==> flow/design.v <==
module i2s_shift_in (
	input				clk,				 
	input				reset_n,			 
	output reg	[31:0]	fifo_right_data,	 
	output reg	[31:0]	fifo_left_data,		 
	input				fifo_ready,			 
	output reg			fifo_write,			 
	input				enable,				 
	input				bclk,				 
	input				lrclk,				 
	input				data_in				 
);
	reg bclk_delayed;
	always @(posedge clk or negedge reset_n)
	begin
		if (~reset_n)
		begin
			bclk_delayed <= 0;
		end
		else
		begin
			bclk_delayed <= bclk;
		end
	end
	wire bclk_rising_edge = bclk & ~bclk_delayed;
	wire bclk_falling_edge = ~bclk & bclk_delayed;
	reg lrclk_delayed;
	always @(posedge clk or negedge reset_n)
	begin
		if (~reset_n)
		begin
			lrclk_delayed <= 0;
		end
		else
		begin
			lrclk_delayed <= lrclk;
		end
	end
	wire lrclk_rising_edge = lrclk & ~lrclk_delayed;
	wire lrclk_falling_edge = ~lrclk & lrclk_delayed;
	reg [1:0] first_bclk_falling_after_lrclk_rising_r;
	always @(posedge clk or negedge reset_n)
	begin
		if (~reset_n)
		begin
			first_bclk_falling_after_lrclk_rising_r <= 0;
		end
		else
		begin
			if (lrclk_rising_edge)
				first_bclk_falling_after_lrclk_rising_r <= 2'b01;
			else if (first_bclk_falling_after_lrclk_rising_r == 2'b01 && bclk_rising_edge)
				first_bclk_falling_after_lrclk_rising_r <= 2'b10;
			else if (first_bclk_falling_after_lrclk_rising_r == 2'b10 && bclk_falling_edge)
				first_bclk_falling_after_lrclk_rising_r <= 2'b11;
			else if (first_bclk_falling_after_lrclk_rising_r == 2'b11)
				first_bclk_falling_after_lrclk_rising_r <= 2'b00;
		end
	end
	wire first_bclk_falling_after_lrclk_rising = first_bclk_falling_after_lrclk_rising_r == 2'b11;
	reg [1:0] first_bclk_falling_after_lrclk_falling_r;
	always @(posedge clk or negedge reset_n)
	begin
		if (~reset_n)
		begin
			first_bclk_falling_after_lrclk_falling_r <= 0;
		end
		else
		begin
			if (lrclk_falling_edge)
				first_bclk_falling_after_lrclk_falling_r <= 2'b01;
			else if (first_bclk_falling_after_lrclk_falling_r == 2'b01 && bclk_rising_edge)
				first_bclk_falling_after_lrclk_falling_r <= 2'b10;
			else if (first_bclk_falling_after_lrclk_falling_r == 2'b10 && bclk_falling_edge)
				first_bclk_falling_after_lrclk_falling_r <= 2'b11;
			else if (first_bclk_falling_after_lrclk_falling_r == 2'b11)
				first_bclk_falling_after_lrclk_falling_r <= 2'b00;
		end
	end
	wire first_bclk_falling_after_lrclk_falling = first_bclk_falling_after_lrclk_falling_r == 2'b11;
	reg [31:0] shift_register;
	always @(posedge clk or negedge reset_n)
	begin
		if (~reset_n)
		begin
			shift_register <= 0;
		end
		else
		begin
			if (~enable)
				shift_register <= 0;
			else if (bclk_rising_edge)
				shift_register <= {shift_register[30:0], data_in};
		end
	end
	always @(posedge clk or negedge reset_n)
	begin
		if (~reset_n)
		begin
			fifo_right_data <= 0;
			fifo_left_data <= 0;
		end
		else
		begin
			if (~enable)
			begin
				fifo_right_data <= 0;
				fifo_left_data <= 0;
			end
			else if (first_bclk_falling_after_lrclk_rising)
				fifo_left_data <= shift_register;
			else if (first_bclk_falling_after_lrclk_falling)
				fifo_right_data <= shift_register;
		end				
	end
	always @(posedge clk or negedge reset_n)
	begin
		if (~reset_n)
		begin
			fifo_write <= 0;
		end
		else
		begin
			if (~enable | ~fifo_ready)
				fifo_write <= 0;
			else
				fifo_write <= first_bclk_falling_after_lrclk_falling;
		end
	end
endmodule
Tool chain data of i2s_shift_in

What the tools print for i2s_shift_in, step after step.
Lines are those of the file above, counted from 1.
Operators: Yosys type, input widths -> output width; for muxes data width and select width s.
Cell names lack the library's common part.
Not given: -

Top module: i2s_shift_in
Clock port: clk
Library: sky130hd
Library corner: tt_025C_1v80

After elaboration

Counts by Yosys on the flattened word-level netlist (proc, flatten, opt, wreduce; memories kept). Register bits leave out memories and registers merged into their read ports (data or address). Print and check cells are left out. Cells with the same type and inputs are merged into one.

Equality and inequality tests: 10
Muxes and demuxes: 16
Bitwise operators: 11
Reduce/logical cells: 7

Operator list:

| kind               | number |
| $mux 32            | 7 |
| $mux 2             | 8 |
| $eq 2x2->1 const B | 4 |
| $reduce_bool 4->1  | 2 |
| $not 1->1          | 6 |
| $ne 2x1->1 const B | 3 |
| $and 1x1->1        | 4 |
| $logic_and 1x1->1  | 4 |
| $eq 2x1->1 const B | 2 |
| $ne 2x2->1 const B | 1 |
| $reduce_and 2->1   | 1 |
| $or 1x1->1         | 1 |
| $mux 1             | 1 |

Bits in registers: 103
Output and inout port bits: 65
Cells after elaboration: 52

Logic depth

Depth = most cells in a row (Yosys ltp): at word level without a register or memory, in the mapped netlist without a sequential cell, where the memories' decode and read muxes count.

Depth after elaboration: 6
ABC_AREA: 0
Gate-level depth with buffers: 6
Gate-level depth less buffers: 3

Netlist

Yosys stat after the flow's synthesis: flattened, memories mapped to cells. It holds for the ABC_AREA given above (unset counts as 0); a run with the other value may have another netlist.
The area totals of this step are shown rounded.

Cell count: 409
Mapped area: 0.00445 mm²
Mapped flip-flops: 105
Buffer cells: 29

Cell types:

| type     | number | area in all (µm²) |
| dfrtp_1  | 105    | 2627.52 |
| nand2_1  | 130    | 487.968 |
| a21boi_1 | 58     | 435.418 |
| mux2i_1  | 32     | 320.307 |
| nor2b_1  | 36     | 225.216 |
| buf_6    | 11     | 123.869 |
| buf_4    | 8      | 60.058 |
| a21boi_0 | 6      | 45.043 |
| clkbuf_1 | 6      | 22.522 |
| a31o_2   | 2      | 17.517 |
| a22oi_1  | 2      | 15.014 |
| buf_2    | 3      | 15.014 |
| nor2_1   | 4      | 15.014 |
| nand2b_1 | 2      | 12.512 |
| or2b_4   | 1      | 11.261 |
| nor2b_2  | 1      | 8.758 |
| and3_1   | 1      | 6.256 |
| clkbuf_2 | 1      | 5.005 |

Worst setup path after synthesis

Path of least setup slack by OpenSTA after synthesis, without wires, with an ideal clock, recovery checks aside; 20% of the period is set as input and as output delay. Where synthesis merged equal registers, the netlist keeps one of their names.

Kind: reg2reg
Start point: register bclk_delayed
End point: register first_bclk_falling_after_lrclk_falling_r
Clock period: 1.4 ns
Library setup time: 0.120 ns
Time at the first pin: 0.000 ns
Data arrival time: 0.990 ns
Slack: 0.290 ns
Path delay: 1.110 ns
Driving pins on the path: 5
Buffers on the path: 2
Synthesis period reached: 1.11 ns

"path delay" = arrival - input delay + setup time.
"driving pins on the path": output pins that drive a net of the path, with the launching flip-flop's if there is one; two outputs of one cell count as two.
"synthesis period reached" = period - worst setup slack (recovery checks aside). The figure is calculated, with input and output delays left at 20% of the set period.
Where an end lacks its bit number, it is one bit of the signal, or one of the new flip-flops if synthesis recoded a state register.
The rows between start and end are the longest chain of elaborated cells between them; the timing report does not say that the signal goes this way. Where chains are equally long, one stands for them.
A line is the first line of the expression or statement that the cell stems from. Yosys adds cells for indexed reads and writes and turns some case tables into memories.
A register here has more assigning lines than the two given.

Cell sequence: dfrtp_1 -> nand2b_1 -> buf_4 -> buf_6 -> a31o_2
Length of the longest elaborated chain: 5
Elaborated cells between the ends (all ways): 9
Source lines of those cells: 5
Classes of those cells: mux (3); logic (3); reduce/logical (3)

Ends and longest elaborated chain, after synthesis:

| item              | line | text |
| from (decl)       | 13   | `reg bclk_delayed;` |
| from (assign)     | 18   | `bclk_delayed <= 0;` |
| from (assign)     | 22   | `bclk_delayed <= bclk;` |
| $and 1x1->1       | 26   | `wire bclk_falling_edge = ~bclk & bclk_delayed;` |
| $logic_and 1x1->1 | 74   | `else if (first_bclk_falling_after_lrclk_falling_r == 2'b10 && bclk_falling_edge)` |
| $mux 2            | 74   |  |
| $mux 2            | 72   | `else if (first_bclk_falling_after_lrclk_falling_r == 2'b01 && bclk_rising_edge)` |
| $mux 2            | 70   | `if (lrclk_falling_edge)` |
| to (assign)       | 71   | `first_bclk_falling_after_lrclk_falling_r <= 2'b01;` |
| to (assign)       | 73   | `first_bclk_falling_after_lrclk_falling_r <= 2'b10;` |
| to (decl)         | 61   | `reg [1:0] first_bclk_falling_after_lrclk_falling_r;` |

Worst path after layout

Path of least setup slack in the final report of record 1 (OpenROAD, finished layout, wires in). Where an end is a register, its clock arrival counts in the times.

Kind: reg2out
Start point: register fifo_left_data[0]
End point: output fifo_left_data[0]
Clock period: 1.3 ns
External output delay: 0.26 ns
Time at the first pin: 0.35 ns
Data arrival time: 1.00 ns
Slack: 0.04 ns
Driving pins on the path: 2
Buffers on the path: 1

A register here has more assigning lines than the two given.

Cell sequence: dfrtp_1 -> clkdlybuf4s15_1
Length of the longest elaborated chain: 0
Elaborated cells between the ends (all ways): 0
Source lines of those cells: 0

Ends and longest elaborated chain, post-layout:

| item          | line | text |
| from (decl)   | 5    | `output reg [31:0] fifo_left_data,` |
| from (assign) | 101  | `fifo_left_data <= 0;` |
| from (assign) | 111  | `fifo_left_data <= shift_register;` |
| to (decl)     | 5    |  |

# Flow runs of i2s_shift_in

i2s_shift_in through Yosys and OpenROAD on sky130hd: 2 stored runs, unordered, with their settings and measured results. The constraints put input and output delay at 20% of the set period each and load the outputs with 0.01 pF.
"total power of the final layout" is the tool's figure for a default switching activity; nothing was simulated.
The results are shown rounded.

## Record 1

==> flow/run.sh <==
#!/bin/bash
# the make line also repeats the synthesis and layout settings of config.mk as NAME=value (left out here)
make -C /OpenROAD-flow-scripts/flow DESIGN_CONFIG=/design/flow/config.mk WORK_HOME=/design/flow/orfs CLKGATE_MAP_FILE= finish
==> flow/config.mk <==
export PLATFORM = sky130hd
export DESIGN_NAME = i2s_shift_in
export DESIGN_NICKNAME = i2s_shift_in
export VERILOG_FILES = /design/flow/design.v
export SDC_FILE = /design/flow/constraint.sdc
export NUM_CORES = 4
export LEC_CHECK = 0
export CAP_MARGIN = 0
export CORE_MARGIN = 2
export CORE_UTILIZATION = 50
export SLEW_MARGIN = 20
==> flow/constraint.sdc <==
create_clock -name core_clock -period 1.3 [get_ports {clk}]
set_input_delay 0.2600 -clock core_clock [delete_from_list [all_inputs] [get_ports {clk}]]
set_output_delay 0.2600 -clock core_clock [all_outputs]
set_load 0.01 [all_outputs]

| result of record 1 | value |
|---|---|
| total power of the final layout | 5840 uW |
| standard-cell area after routing | 0.00554 mm² |
| setup slack of the worst path | 0.039 ns |
| Yosys chip area after synthesis | 0.00445 mm² |
| post-route utilization | 0.638 |
| die size | 0.00968 mm² |

## Record 2

==> flow/run.sh <==
#!/bin/bash
# the make line also repeats the synthesis and layout settings of config.mk as NAME=value (left out here)
make -C /OpenROAD-flow-scripts/flow DESIGN_CONFIG=/design/flow/config.mk WORK_HOME=/design/flow/orfs CLKGATE_MAP_FILE= finish
==> flow/config.mk <==
export PLATFORM = sky130hd
export DESIGN_NAME = i2s_shift_in
export DESIGN_NICKNAME = i2s_shift_in
export VERILOG_FILES = /design/flow/design.v
export SDC_FILE = /design/flow/constraint.sdc
export NUM_CORES = 4
export LEC_CHECK = 0
export CAP_MARGIN = 20
export CORE_MARGIN = 2
export CORE_UTILIZATION = 40
export SLEW_MARGIN = 20
==> flow/constraint.sdc <==
create_clock -name core_clock -period 2.18 [get_ports {clk}]
set_input_delay 0.4360 -clock core_clock [delete_from_list [all_inputs] [get_ports {clk}]]
set_output_delay 0.4360 -clock core_clock [all_outputs]
set_load 0.01 [all_outputs]

| result of record 2 | value |
|---|---|
| die size | 0.012 mm² |
| Yosys chip area after synthesis | 0.00445 mm² |
| standard-cell area after routing | 0.00543 mm² |
| post-route utilization | 0.501 |
| total power of the final layout | 3370 uW |
| setup slack of the worst path | 0.430 ns |
