==> flow/design.v <==
module i2s_output_apb (
	input wire			clk,  
	input wire			reset_n,  
	input wire	[4:0]	paddr,  
	input wire			penable,  
	input wire			pwrite,	 
	input wire 	[31:0]	pwdata,  
	input wire			psel,  
	output reg	[31:0]	prdata,  
	output wire			pready,  
	output wire	[63:0]	playback_fifo_data,
	input wire			playback_fifo_read,
	output wire			playback_fifo_empty,
	output wire			playback_fifo_full,
	input wire			playback_fifo_clk,
	output reg			playback_dma_req,
	input wire			playback_dma_ack,
	output wire			playback_dma_enable,
	input wire	[63:0]	capture_fifo_data,
	input wire			capture_fifo_write,
	output wire			capture_fifo_empty,
	output wire			capture_fifo_full,
	input wire			capture_fifo_clk,
	output reg			capture_dma_req,
	input wire			capture_dma_ack,
	output wire			capture_dma_enable
);
	wire			wr_fifo_write;
	wire			wr_fifo_clear;
	reg		[31:0]	wr_fifo_data;
	wire			wr_fifo_empty;
	wire			wr_fifo_full;
	wire	[3:0]	wr_fifo_used;
	wire			rd_fifo_read;
	wire			rd_fifo_clear;
	wire	[31:0]	rd_fifo_data;
	wire			rd_fifo_empty;
	wire			rd_fifo_full;
	wire	[3:0]	rd_fifo_used;
	reg		[31:0]	cmd_reg;
	reg		[31:0]	sts_reg;
	wire			data_sel = psel && (paddr == 0);
	wire			sts_sel = psel && (paddr == 4);  
	wire			cmd_sel = psel && (paddr == 8);
	always @(posedge clk or negedge reset_n)
	begin
		if (~reset_n)
		begin
			wr_fifo_data <= 0;
			cmd_reg <= 0;
		end
		else
		begin
			if (data_sel & pwrite & ~penable)  
				wr_fifo_data <= pwdata;
			else if (data_sel & ~pwrite & ~penable)  
				prdata <= rd_fifo_data;
			else if (sts_sel & ~pwrite & ~penable)  
				prdata <= sts_reg;
			else if (cmd_sel & pwrite & penable)  
				cmd_reg <= pwdata;
			else if (cmd_sel & ~pwrite & ~penable)  
				prdata <= cmd_reg;
			else
			begin
				cmd_reg[0] <= 0;  
				cmd_reg[2] <= 0;  
			end
		end
	end
	always @(posedge clk or negedge reset_n)
	begin
		if (~reset_n)
		begin
			sts_reg <= 0;
		end
		else
		begin
			sts_reg[0] <= wr_fifo_empty;
			sts_reg[1] <= wr_fifo_full;
			sts_reg[2] <= playback_dma_enable;
			sts_reg[3] <= playback_dma_req;
			sts_reg[4] <= playback_dma_ack;
			sts_reg[7:5] <= 3'b0;
			sts_reg[12:8] <= wr_fifo_used;
			sts_reg[15:13] <= 3'b0;
			sts_reg[16] <= rd_fifo_empty;
			sts_reg[17] <= rd_fifo_full;
			sts_reg[18] <= capture_dma_enable;
			sts_reg[19] <= capture_dma_req;
			sts_reg[20] <= capture_dma_ack;
			sts_reg[23:21] <= 3'b0;
			sts_reg[28:24] <= rd_fifo_used;
			sts_reg[31:29] <= 3'b0;
		end
	end
	always @(posedge clk or negedge reset_n)
	begin
		if (~reset_n)
		begin
			playback_dma_req <= 0;
		end
		else
		begin
			if (playback_dma_ack)
				playback_dma_req <= 0;
			else
				playback_dma_req <= playback_dma_enable & ~wr_fifo_full;
		end
	end
	always @(posedge clk or negedge reset_n)
	begin
		if (~reset_n)
		begin
			capture_dma_req <= 0;
		end
		else
		begin
			if (capture_dma_ack)
				capture_dma_req <= 0;
			else
				capture_dma_req <= capture_dma_enable & ~rd_fifo_empty;
		end
	end
	assign wr_fifo_write = data_sel & pwrite & penable;  
	assign wr_fifo_clear = cmd_reg[0];
	assign playback_dma_enable = cmd_reg[1];
	assign rd_fifo_read = data_sel & ~pwrite & penable;  
	assign rd_fifo_clear = cmd_reg[2];
	assign capture_dma_enable = cmd_reg[3];
	assign pready = penable;  
endmodule
# Tool chain data of i2s_output_apb
# Tool output for the design above, in the order of the flow.
# Lines are those of the file above, counted from 1.
# Operators carry their Yosys type and port widths (W data, S select, Z words).
# Cell names lack the library's common part.
# The mark - stands for no value.
dict set report design {
  top {i2s_output_apb}
  clock_port {clk}
  cell_library {sky130hd}
  corner {tt_025C_1v80}
}

# Elaborated design
# Counts by Yosys on the flattened word-level netlist (proc, flatten, opt, wreduce; memories kept). Register bits leave out memories and registers merged into their read ports (data or address). Print and check cells are left out. Cells with the same type and inputs are merged into one.
dict set report bits {
  regBits 84
  latchBits 0
  ram_bits 0
  romBits 0
  clocked_rd_ports_x_width 0
  memories 0
  in_bits 112
  elab_cells 48
}
dict set report op_classes {
  add_sub_neg 0
  n_mul 0
  n_div 0
  n_cmp 0
  equal 4
  shifts 0
  muxes 9
  n_logic 19
  n_reduce_logical 8
}
# op count
set ops {}
lappend ops {{$mux W32} 4}
lappend ops {{$and A1 B1 Y1} 12}
lappend ops {{$reduce_and A4 Y1} 3}
lappend ops {{$not A1 Y1} 7}
lappend ops {{$eq A5 B3 Y1 const B} 1}
lappend ops {{$eq A5 B4 Y1 const B} 1}
lappend ops {{$logic_not A5 Y1} 1}
lappend ops {{$mux W1} 5}
lappend ops {{$logic_and A1 B1 Y1} 3}
lappend ops {{$ne A3 B3 Y1 const B} 1}
lappend ops {{$reduce_bool A3 Y1} 1}
lappend ops {{$ne A2 B2 Y1 const B} 1}

# Logic depth
# Yosys ltp: most cells in a row. Word level: on the elaborated netlist, between registers, memories and ports. Mapped: between sequential cells and ports; inverters and the memories' decode and read muxes count.
dict set report logic_depth {
  depth_word 8
  abc_area 0
  depth_mapped 5
  mapped_depth_nobuf 3
}

# Netlist
# Yosys stat after the flow's synthesis: flattened, memories mapped to cells. It holds for the ABC_AREA given above (unset counts as 0); a run with the other value may have another netlist.
# cell count area_total_um2
set types {}
lappend types {edfxtp_1 32 960.922}
lappend types {dfrtp_1 36 900.864}
lappend types {buf_4 71 533.011}
lappend types {mux2_4 28 420.403}
lappend types {and2_1 28 175.168}
lappend types {mux2_2 6 67.565}
lappend types {buf_12 3 60.058}
lappend types {nor4b_4 1 23.773}
lappend types {a32o_1 2 20.019}
lappend types {buf_6 1 11.261}
lappend types {and4_1 1 8.758}
lappend types {nor4b_1 1 8.758}
lappend types {a211oi_1 1 7.507}
lappend types {and3_2 1 7.507}
lappend types {clkbuf_1 2 7.507}
lappend types {nor2b_1 1 6.256}
lappend types {or2_2 1 6.256}
lappend types {buf_2 1 5.005}
# Not listed: further types 3, cells in them 3.
dict set report mapped {
  stdcells 220
  area_um2 3243.1
  flip_flops 68
  n_buf 78
}

# Worst setup path after synthesis
# OpenSTA on the mapped netlist: ideal clock, no wires. The path of least setup slack (recovery checks aside). Input and output delay are each 20% of the period. Register names are those of the netlist, which keeps one name where synthesis merged equal registers.
dict set report synth_path {
  path_type {in2reg}
  startpoint {input port paddr[4]}
  endpoint {register prdata[0]}
  clock_period_ns 1.5
  setup_ns 0.374
  arrival_time_ns 1.203
  setup_slack_ns -0.077
  delay_ns 1.277
  stages 2
  path_buffers 0
  synth_period_reached_ns 1.577
}
# "delay_ns" = arrival - input delay + setup time.
# "stages" counts driving pins, that of a launching flip-flop among them; a cell with two outputs on the path counts twice.
# "synth_period_reached_ns" = period - worst setup slack (recovery checks aside). The figure is calculated, with input and output delays left at 20% of the set period.
# Between the ends stands the longest chain of elaborated cells between them, by number of cells; it is not shown to be the way that was timed. Of several equally long chains one is given.
# Each line given opens the expression or statement behind the cell; cells for indexed reads and writes are added by Yosys, which also makes memories of some case tables.
# At most two assigning lines are given for a register; there are more.
# The path ends at the enable pin of a flip-flop; only ways to that pin are counted.
dict set report synth_between {
  cell_sequence {nor4b_4 > and3_2}
  elab_chain_cells 6
  cells_between 20
}
# element line
set synth_rtl {}
lappend synth_rtl {{start, declared} 4} ;# input wire [4:0] paddr,
lappend synth_rtl {{$logic_not A5 Y1} 42} ;# wire data_sel = psel && (paddr == 0);
lappend synth_rtl {{$logic_and A1 B1 Y1} 42}
lappend synth_rtl {{$and A1 B1 Y1 (2 in a row)} 54} ;# if (data_sel & pwrite & ~penable)
lappend synth_rtl {{$not A1 Y1} -}
lappend synth_rtl {{$reduce_and A4 Y1} -}
lappend synth_rtl {{end, assigned} 57} ;# prdata <= rd_fifo_data;
lappend synth_rtl {{end, assigned} 59} ;# prdata <= sts_reg;
lappend synth_rtl {{end, declared} 9} ;# output reg [31:0] prdata,

; i2s_output_apb: 2 stored runs of the Yosys and OpenROAD flow on sky130hd. The settings differ; the order carries no meaning. The constraints put input and output delay at 20% of the set period each and load the outputs with 0.01 pF.

[entry A: settings]
period_ns = 1.25
CORE_UTILIZATION = 70
SETUP_SLACK_MARGIN = -0.05
PLACE_DENSITY_LB_ADDON = 0.25
CELL_PAD_IN_SITES_GLOBAL_PLACEMENT = 0
GPL_TIMING_DRIVEN = 0
GPL_ROUTABILITY_DRIVEN = 0
CTS_CLUSTER_DIAMETER = 79
SLEW_MARGIN = 20
CAP_MARGIN = 20
CORE_MARGIN = 2
[entry A: results]
outcome = no results, placement failed with FLW-0024

[entry B: settings]
period_ns = 2.91
CORE_UTILIZATION = 67
SETUP_SLACK_MARGIN = 0.51
PLACE_DENSITY_LB_ADDON = 0.13
CELL_PAD_IN_SITES_GLOBAL_PLACEMENT = 2
CELL_PAD_IN_SITES_DETAIL_PLACEMENT = 0
ABC_AREA = 1
CAP_MARGIN = 35
SLEW_MARGIN = 20
MAX_ROUTING_LAYER = met4
CORE_MARGIN = 2
[entry B: results]
outcome = no results, placement failed with FLW-0024
